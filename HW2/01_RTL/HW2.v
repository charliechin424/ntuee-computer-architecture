==> flow/design.v <==
module ALU #(
    parameter DATA_W = 32
)
(
    input                       i_clk,    
    input                       i_rst_n,  
    input                       i_valid,  
    input [DATA_W - 1 : 0]      i_A,      
    input [DATA_W - 1 : 0]      i_B,      
    input [         2 : 0]      i_inst,   
    output [2*DATA_W - 1 : 0]   o_data,   
    output                      o_done    
);
    parameter S_IDLE           = 2'd0;
    parameter S_ONE_CYCLE_OP   = 2'd1;
    parameter S_MULTI_CYCLE_OP = 2'd2;
    parameter ADD  = 3'd0;
    parameter SUB  = 3'd1;
    parameter AND  = 3'd2;
    parameter OR   = 3'd3;
    parameter SLT  = 3'd4;
    parameter SRA  = 3'd5;
    parameter MUL  = 3'd6;
    parameter DIV  = 3'd7;
    reg done, done_nxt;
    reg [2*DATA_W - 1 : 0] shift_register, shift_register_nxt;
    reg [4:0] counter , counter_nxt;
    reg [32:0] alu_out;
    reg div_control;
    reg  [1: 0] state, state_nxt;  
    reg  [DATA_W-1: 0] operand_a, operand_a_nxt;
    reg  [DATA_W-1: 0] operand_b, operand_b_nxt;
    reg  [2: 0] inst, inst_nxt;
    assign o_done = done;
    assign o_data = shift_register;
    always @(*) begin
        if (i_valid) begin
            operand_a_nxt = i_A;
            operand_b_nxt = i_B;
            inst_nxt      = i_inst;
        end
        else begin
            operand_a_nxt = operand_a;
            operand_b_nxt = operand_b;
            inst_nxt      = inst;
        end
    end
    always @(*) begin
        case(state)
            S_IDLE: begin
                if (i_valid) begin
                    if (i_inst <= 3'd5) begin
                        state_nxt = S_ONE_CYCLE_OP;
                    end else begin
                        state_nxt = S_MULTI_CYCLE_OP;
                    end
                end else begin
                    state_nxt = S_IDLE;
                end
            end
            S_ONE_CYCLE_OP: begin
                state_nxt = S_IDLE;
            end
            S_MULTI_CYCLE_OP: begin
                if (counter == 5'd31) begin
                    state_nxt = S_IDLE;
                end else begin
                    state_nxt = state;
                end
            end
            default : state_nxt = state;
        endcase
    end
    always @(*) begin
        if (state == S_MULTI_CYCLE_OP) begin
            counter_nxt = counter + 1'b1;
        end else begin
            counter_nxt = 5'b0;
        end
    end
    always @(*) begin
        div_control = 1'b0;
        alu_out = 33'd0;
        case(state)
            S_ONE_CYCLE_OP: begin
                div_control = 1'b0;
                if (inst == ADD) begin
                    alu_out = $signed(shift_register[31:0]) + $signed(operand_b);
                    if ($signed(shift_register[31:0]) > 0 && $signed(operand_b) > 0 && $signed(alu_out[31:0]) < 0) begin
                        alu_out[31:0] = {1'b0, {31{1'b1}}};
                    end else if ($signed(shift_register[31:0]) < 0 && $signed(operand_b) < 0 && $signed(alu_out[31:0]) > 0) begin
                        alu_out[31:0] = {1'b1, {31{1'b0}}};
                    end else begin
                        alu_out[31:0] = $signed(shift_register[31:0]) + $signed(operand_b);
                    end
                end 
                else if (inst == SUB) begin
                    alu_out = $signed(shift_register[31:0]) - $signed(operand_b);
                    if ($signed(shift_register[31:0]) > 0 && $signed(operand_b) < 0 && $signed(alu_out[31:0]) < 0) begin
                        alu_out[31:0] = {1'b0, {31{1'b1}}};
                    end else if ($signed(shift_register[31:0]) < 0 && $signed(operand_b) > 0 && $signed(alu_out[31:0]) > 0) begin
                        alu_out[31:0] = {1'b1, {31{1'b0}}};
                    end else begin
                        alu_out[31:0] = $signed(shift_register[31:0]) - $signed(operand_b);
                    end 
                end 
                else if (inst == AND) begin
                    alu_out[31:0] = shift_register[31:0] & operand_b;
                end 
                else if (inst == OR) begin
                    alu_out[31:0] = shift_register[31:0] | operand_b;
                end 
                else if (inst == SLT) begin
                    if ($signed(shift_register[31:0]) < $signed(operand_b)) begin
                        alu_out = 33'd1;
                    end else begin
                        alu_out = 33'd0;
                    end
                end
                else begin
                    alu_out[31:0] = $signed(shift_register[31:0]) >>> operand_b;
                end
            end
            S_MULTI_CYCLE_OP: begin
                if (inst == MUL) begin
                    div_control = 1'b0;
                    if (shift_register[0] == 1'b1) begin
                        alu_out = shift_register[63:32] + operand_b;
                    end else begin
                        alu_out = shift_register[63:32];
                    end
                end
                else begin
                    div_control = shift_register[63:32] >= operand_b;
                    if (div_control) begin
                        alu_out = shift_register[63:32] - operand_b;
                    end else begin
                        alu_out = shift_register[63:32];
                    end
                end
            end
            default: begin
                div_control = 1'b0;
                alu_out = 33'd0;
            end
        endcase
    end
    always @(*) begin
        case(state) 
            S_ONE_CYCLE_OP: begin
                done_nxt = 1'b1;
            end
            S_MULTI_CYCLE_OP: begin
                if (counter == 31) begin
                    done_nxt = 1'b1;
                end else begin
                    done_nxt = 1'b0;
                end
            end
            default: done_nxt = 1'b0;
        endcase
    end
    always @(*) begin
        shift_register_nxt = shift_register;
        case(state)
            S_IDLE: begin
                if (i_valid) begin
                    if (i_inst == DIV) begin
                        shift_register_nxt[32:1] = i_A;
                    end else begin
                        shift_register_nxt[31:0] = i_A;
                    end
                end else begin
                    shift_register_nxt = 64'd0;
                end
            end
            S_ONE_CYCLE_OP: begin
                shift_register_nxt = {{32{1'b0}}, alu_out[31:0]}; 
            end
            S_MULTI_CYCLE_OP: begin
                if (inst == MUL) begin
                    shift_register_nxt = {alu_out, shift_register[31:1]};
                end else begin
                    if (div_control) begin
                        shift_register_nxt[32:0] = {shift_register[31:0], 1'b1};
                    end else begin
                        shift_register_nxt[32:0] = {shift_register[31:0], 1'b0};
                    end
                    if (counter == 31) begin
                        shift_register_nxt[63:32] = alu_out;
                    end else begin
                        shift_register_nxt[63:33] = alu_out[30:0];
                    end
                end
            end
            default: begin
                shift_register_nxt = shift_register;
            end
        endcase
    end
    always @(posedge i_clk or negedge i_rst_n) begin
        if (!i_rst_n) begin
            state       <= S_IDLE;
            operand_a   <= 32'd0;
            operand_b   <= 32'd0;
            inst        <= 3'd0;
            done        <= 1'b0;
            counter     <= 5'd0;
            shift_register <= 64'd0;
        end else begin
            state       <= state_nxt;
            operand_a   <= operand_a_nxt;
            operand_b   <= operand_b_nxt;
            inst        <= inst_nxt;
            done        <= done_nxt;
            counter     <= counter_nxt;
            shift_register <= shift_register_nxt;
        end
    end
endmodule
From RTL to reports: ALU
What the tools print for ALU, step after step.
Line numbers count from 1 in the design file above.
Operators: Yosys type, input widths -> output width; for muxes data width and select width s.
Cell names lack the library's common part.
The mark - stands for no value.

inputs
  design top = ALU
  clock input = i_clk
  library = sky130hd
  library corner = tt_025C_1v80

After elaboration
Yosys after proc, flatten, opt, wreduce and memory -nomap, before mapping. Memory bits, and registers merged into a memory's read port (data or address), are not among the register bits. Print and check cells are not counted.

operators by class
  add/sub/neg operators = 7
  shift-type cells = 1
  bitwise gates (word level) = 2
  reduce/logical cells = 15
  muxes and demuxes = 39
  equal/unequal tests = 13
  order comparisons = 11

operator list
  kind                 number
  $mux 32              11
  $pmux 64 s3          1
  $mux 33              5
  $gt 32x1->1 const B  4
  $lt 32x1->1 const B  4
  $mux 31              3
  $add 32x32->33       2
  $sub 32x32->33       2
  $add 32x32->32       1
  $sub 32x32->32       1
  $ge 32x32->1         1
  $lt 32x32->1         1
  $and 32x32->32       1
  $or 32x32->32        1
  $sshr 32x32->32      1
  $mux 1               13
  $eq 3x3->1 const B   3
  $logic_and 1x1->1    8
  $reduce_and 2->1     4
  $eq 3x2->1 const B   2
  $ne 3x3->1 const B   2
  $pmux 2 s3           1
  $mux 2               3
  $add 5x1->5 const B  1
  $eq 5x5->1 const B   1
  $mux 5               1
  $ne 2x2->1 const B   2
  $eq 3x1->1 const B   1

Not listed: further kinds 7, cells in them 7.

word-level totals
  output and inout port bits = 65
  input port bits = 70
  register bits after elaboration = 107

Logic depth
Depth = most cells in a row (Yosys ltp): at word level without a register or memory, in the mapped netlist without a sequential cell, where the memories' decode and read muxes count.

logic depth
  word-level depth = 11
  ABC_AREA = 0
  gate-level depth with buffers = 19
  gate-level depth less buffers = 16

Mapped cells and area
The flow's flattened synthesis, as Yosys stat reports it; memories are mapped. The netlist is that of the ABC_AREA named above (0 if unset); the other value can give another one.
The area totals of this step are shown rounded.

mapped netlist
  mapped cells = 2626
  area of sequential cells = 2700 um^2
  flip-flop cells = 108
  cell area after synthesis = 18000 um^2

cells by type
  cell      number  total area (um^2)
  dfrtp_1   107     2.68E+03
  ha_1      162     2.03E+03
  a21oi_1   306     1.53E+03
  nand2_1   325     1219.92
  o21ai_0   236     1.18E+03
  nor2_1    236     885.85
  clkbuf_1  158     593.069
  xnor2_1   59      516.746
  inv_1     136     510.49
  mux4_2    16      360.346
  nor3_1    69      345.331
  a221oi_1  37      324.061
  mux2i_1   32      320.307
  a21o_1    37      277.766
  a211oi_1  36      270.259
  o211ai_1  36      270.259
  o31ai_1   31      232.723
  a221o_1   22      220.211

Other cell types: 72; their cells: 585.

Worst setup path after synthesis
Source: OpenSTA report_checks on the synthesized netlist (no wires, ideal clock, input and output delay 20% of the period each), path of least setup slack; recovery checks are left aside. Register names are those of the netlist, which keeps one name where synthesis merged equal registers.

timing path post-synthesis
  path type = register to register
  start point = register operand_b[2]
  end point = register shift_register[63]
  driving pins on the path = 18
  library setup time = 0.126 ns
  data arrival time = 4.733 ns
  launch time at the first pin = 0.000 ns
  delay of the path = 4.859 ns
  buffers on the path = 3
  period = 8.13 ns
  setup slack = 3.271 ns
  period reached after synthesis = 4.859 ns

"delay of the path" = arrival - input delay + setup time.
"driving pins on the path": output pins that drive a net of the path, with the launching flip-flop's if there is one; two outputs of one cell count as two.
"period reached after synthesis" is the clock period less the worst setup slack; recovery checks do not enter. This is arithmetic on one report: input and output delays are still those of the set period (20% each).
The rows between start and end are the longest chain of elaborated cells between them; the timing report does not say that the signal goes this way. Where chains are equally long, one stands for them.
Each line given opens the expression or statement behind the cell; cells for indexed reads and writes are added by Yosys, which also makes memories of some case tables.

on the way, post-synthesis
  path through = dfrtp_1 -> inv_1 -> buf_1 -> clkbuf_1 -> ha_1 -> buf_6 -> or2_4 -> a221o_1 -> a211oi_2 -> a221oi_2 -> a311o_1 -> a2111o_1 -> or4_4 -> nor4_4 -> a21oi_1 -> o221ai_2 -> nand2_1 -> a221o_1
  length of the longest elaborated chain = 11
  elaborated cells on any way between the ends = 40
  classes of those cells = 6 x add/sub; 7 x compare; 1 x shift; 18 x mux; 8 x reduce/logical

ends and longest elaborated chain, post-synthesis
  item               RTL line  source
  from (decl)        32        reg  [DATA_W-1: 0] operand_b, operand_b_nxt;
  from (assign)      205       operand_b   <= 32'd0;
  from (assign)      213       operand_b   <= operand_b_nxt;
  $sub 32x32->33     98        alu_out = $signed(shift_register[31:0]) - $signed(operand_b);
  $gt 32x1->1        101       end else if ($signed(shift_register[31:0]) < 0 && $signed(operand_b) > 0 && $signed(alu_out[31:0]) > 0) begin
  $logic_and 1x1->1  101
  $mux 32            101
  $mux 32            99        if ($signed(shift_register[31:0]) > 0 && $signed(operand_b) < 0 && $signed(alu_out[31:0]) < 0) begin
  $mux 32            97        else if (inst == SUB) begin
  $mux 32            87        if (inst == ADD) begin
  $mux 33            84        case(state)
  $mux 31            189       if (counter == 31) begin
  $mux 32            181       if (inst == MUL) begin
  $pmux 64 s3        165       case(state)
  to (assign)        209       shift_register <= 64'd0;
  to (assign)        217       shift_register <= shift_register_nxt;
  to (decl)          26        reg [2*DATA_W - 1 : 0] shift_register, shift_register_nxt;

Path in the finished layout
From the final timing report of run 1: the path of least setup slack in the routed layout; clock arrival at registers is part of the times.

timing path after layout
  path type = register to register
  start point = register shift_register[15]
  end point = register shift_register[2]
  driving pins on the path = 15
  period = 6.2 ns
  launch time at the first pin = 0.38 ns
  data arrival time = 6.24 ns
  setup slack = 0.27 ns
  buffers on the path = 0
  library setup time = 0.07 ns

The rows between start and end are the longest chain of elaborated cells between them; the timing report does not say that the signal goes this way. Where chains are equally long, one stands for them.

on the way, after layout
  path through = dfrtp_1 -> inv_1 -> ha_1 -> inv_1 -> o31ai_1 -> nor3_1 -> a21oi_1 -> xnor2_1 -> nor4_1 -> nand4b_1 -> nor3_1 -> or3_1 -> a41oi_2 -> o211a_1 -> a21oi_2
  length of the longest elaborated chain = 9
  elaborated cells on any way between the ends = 28
  classes of those cells = 2 x add/sub; 6 x compare; 1 x shift; 11 x mux; 8 x reduce/logical

ends and longest elaborated chain, after layout
  item               RTL line  source
  from (decl)        26        reg [2*DATA_W - 1 : 0] shift_register, shift_register_nxt;
  from (assign)      209       shift_register <= 64'd0;
  from (assign)      217       shift_register <= shift_register_nxt;
  $sub 32x32->33     98        alu_out = $signed(shift_register[31:0]) - $signed(operand_b);
  $gt 32x1->1        101       end else if ($signed(shift_register[31:0]) < 0 && $signed(operand_b) > 0 && $signed(alu_out[31:0]) > 0) begin
  $logic_and 1x1->1  101
  $mux 32            101
  $mux 32            99        if ($signed(shift_register[31:0]) > 0 && $signed(operand_b) < 0 && $signed(alu_out[31:0]) < 0) begin
  $mux 32            97        else if (inst == SUB) begin
  $mux 32            87        if (inst == ADD) begin
  $mux 33            84        case(state)
  $pmux 64 s3        165       case(state)
  to (assign)        209
  to (assign)        217
  to (decl)          26

--- measured runs ---
2 stored runs of ALU in the flow (synthesis by Yosys, layout by OpenROAD, sky130hd cells), in arbitrary order. Constraints: input delay and output delay 20% of the set period each, output load 0.01 pF.
"achieved clock period" is the run's clock period less its worst setup slack. It is reckoned from that one timing run; input and output delays stay at 20% of the period that was set.
"worst setup path time": the worst setup path's part of the clock period (all of it between registers, 20% less for each end at a port) less its slack. A launch clock that arrives late makes it longer, a capture clock that arrives late makes it shorter.
"power" is the tool's figure for a default switching activity; nothing was simulated.
Values from the reports are rounded here.

Run 1
==> flow/run.sh <==
#!/bin/bash
# the make line also repeats the synthesis and layout settings of config.mk as NAME=value (left out here)
make -C /OpenROAD-flow-scripts/flow DESIGN_CONFIG=/design/flow/config.mk WORK_HOME=/design/flow/orfs CLKGATE_MAP_FILE= finish
==> flow/config.mk <==
export PLATFORM = sky130hd
export DESIGN_NAME = ALU
export DESIGN_NICKNAME = ALU
export VERILOG_FILES = /design/flow/design.v
export SDC_FILE = /design/flow/constraint.sdc
export NUM_CORES = 4
export LEC_CHECK = 0
export CAP_MARGIN = 20
export CELL_PAD_IN_SITES_GLOBAL_PLACEMENT = 1
export CORE_MARGIN = 6
export CORE_UTILIZATION = 54
export GPL_ROUTABILITY_DRIVEN = 1
export MAX_ROUTING_LAYER = met5
export MIN_ROUTING_LAYER = met1
export PLACE_DENSITY = 0.72
export SLEW_MARGIN = 40
==> flow/constraint.sdc <==
create_clock -name core_clock -period 6.2 [get_ports {i_clk}]
set_input_delay 1.2400 -clock core_clock [delete_from_list [all_inputs] [get_ports {i_clk}]]
set_output_delay 1.2400 -clock core_clock [all_outputs]
set_load 0.01 [all_outputs]

==> results of run 1 <==
chip area after synthesis (Yosys): 18000 um^2
die area: 38000 um^2
standard-cell area of the final layout: 20000 um^2
utilization: 62%
worst setup slack after layout: 0.27 ns
total negative slack: 0.000 ns
worst hold slack: 0.46 ns
power: 11000 uW
achieved clock period: 5.935 ns
worst setup path time: 5.93 ns
worst setup path kind: register to register

Run 2
==> flow/run.sh <==
#!/bin/bash
# the make line also repeats the synthesis and layout settings of config.mk as NAME=value (left out here)
make -C /OpenROAD-flow-scripts/flow DESIGN_CONFIG=/design/flow/config.mk WORK_HOME=/design/flow/orfs CLKGATE_MAP_FILE= finish
==> flow/config.mk <==
export PLATFORM = sky130hd
export DESIGN_NAME = ALU
export DESIGN_NICKNAME = ALU
export VERILOG_FILES = /design/flow/design.v
export SDC_FILE = /design/flow/constraint.sdc
export NUM_CORES = 4
export LEC_CHECK = 0
export CAP_MARGIN = 40
export CELL_PAD_IN_SITES_DETAIL_PLACEMENT = 0
export CORE_ASPECT_RATIO = 0.59
export CORE_MARGIN = 2
export CORE_UTILIZATION = 40
export CTS_CLUSTER_DIAMETER = 34
export CTS_CLUSTER_SIZE = 87
export GPL_ROUTABILITY_DRIVEN = 0
export GPL_TIMING_DRIVEN = 0
export MAX_ROUTING_LAYER = met4
export MIN_ROUTING_LAYER = met1
export PLACE_DENSITY_LB_ADDON = 0.18
export SLEW_MARGIN = 15
==> flow/constraint.sdc <==
create_clock -name core_clock -period 7.47 [get_ports {i_clk}]
set_input_delay 1.4940 -clock core_clock [delete_from_list [all_inputs] [get_ports {i_clk}]]
set_output_delay 1.4940 -clock core_clock [all_outputs]
set_load 0.01 [all_outputs]

==> results of run 2 <==
chip area after synthesis (Yosys): 18000 um^2
die area: 47000 um^2
standard-cell area of the final layout: 21000 um^2
utilization: 47%
worst setup slack after layout: -0.14 ns
total negative slack: -0.32 ns
worst hold slack: 0.47 ns
power: 9800 uW
achieved clock period: 7.607 ns
worst setup path time: 7.61 ns
worst setup path kind: register to register
--- end ---
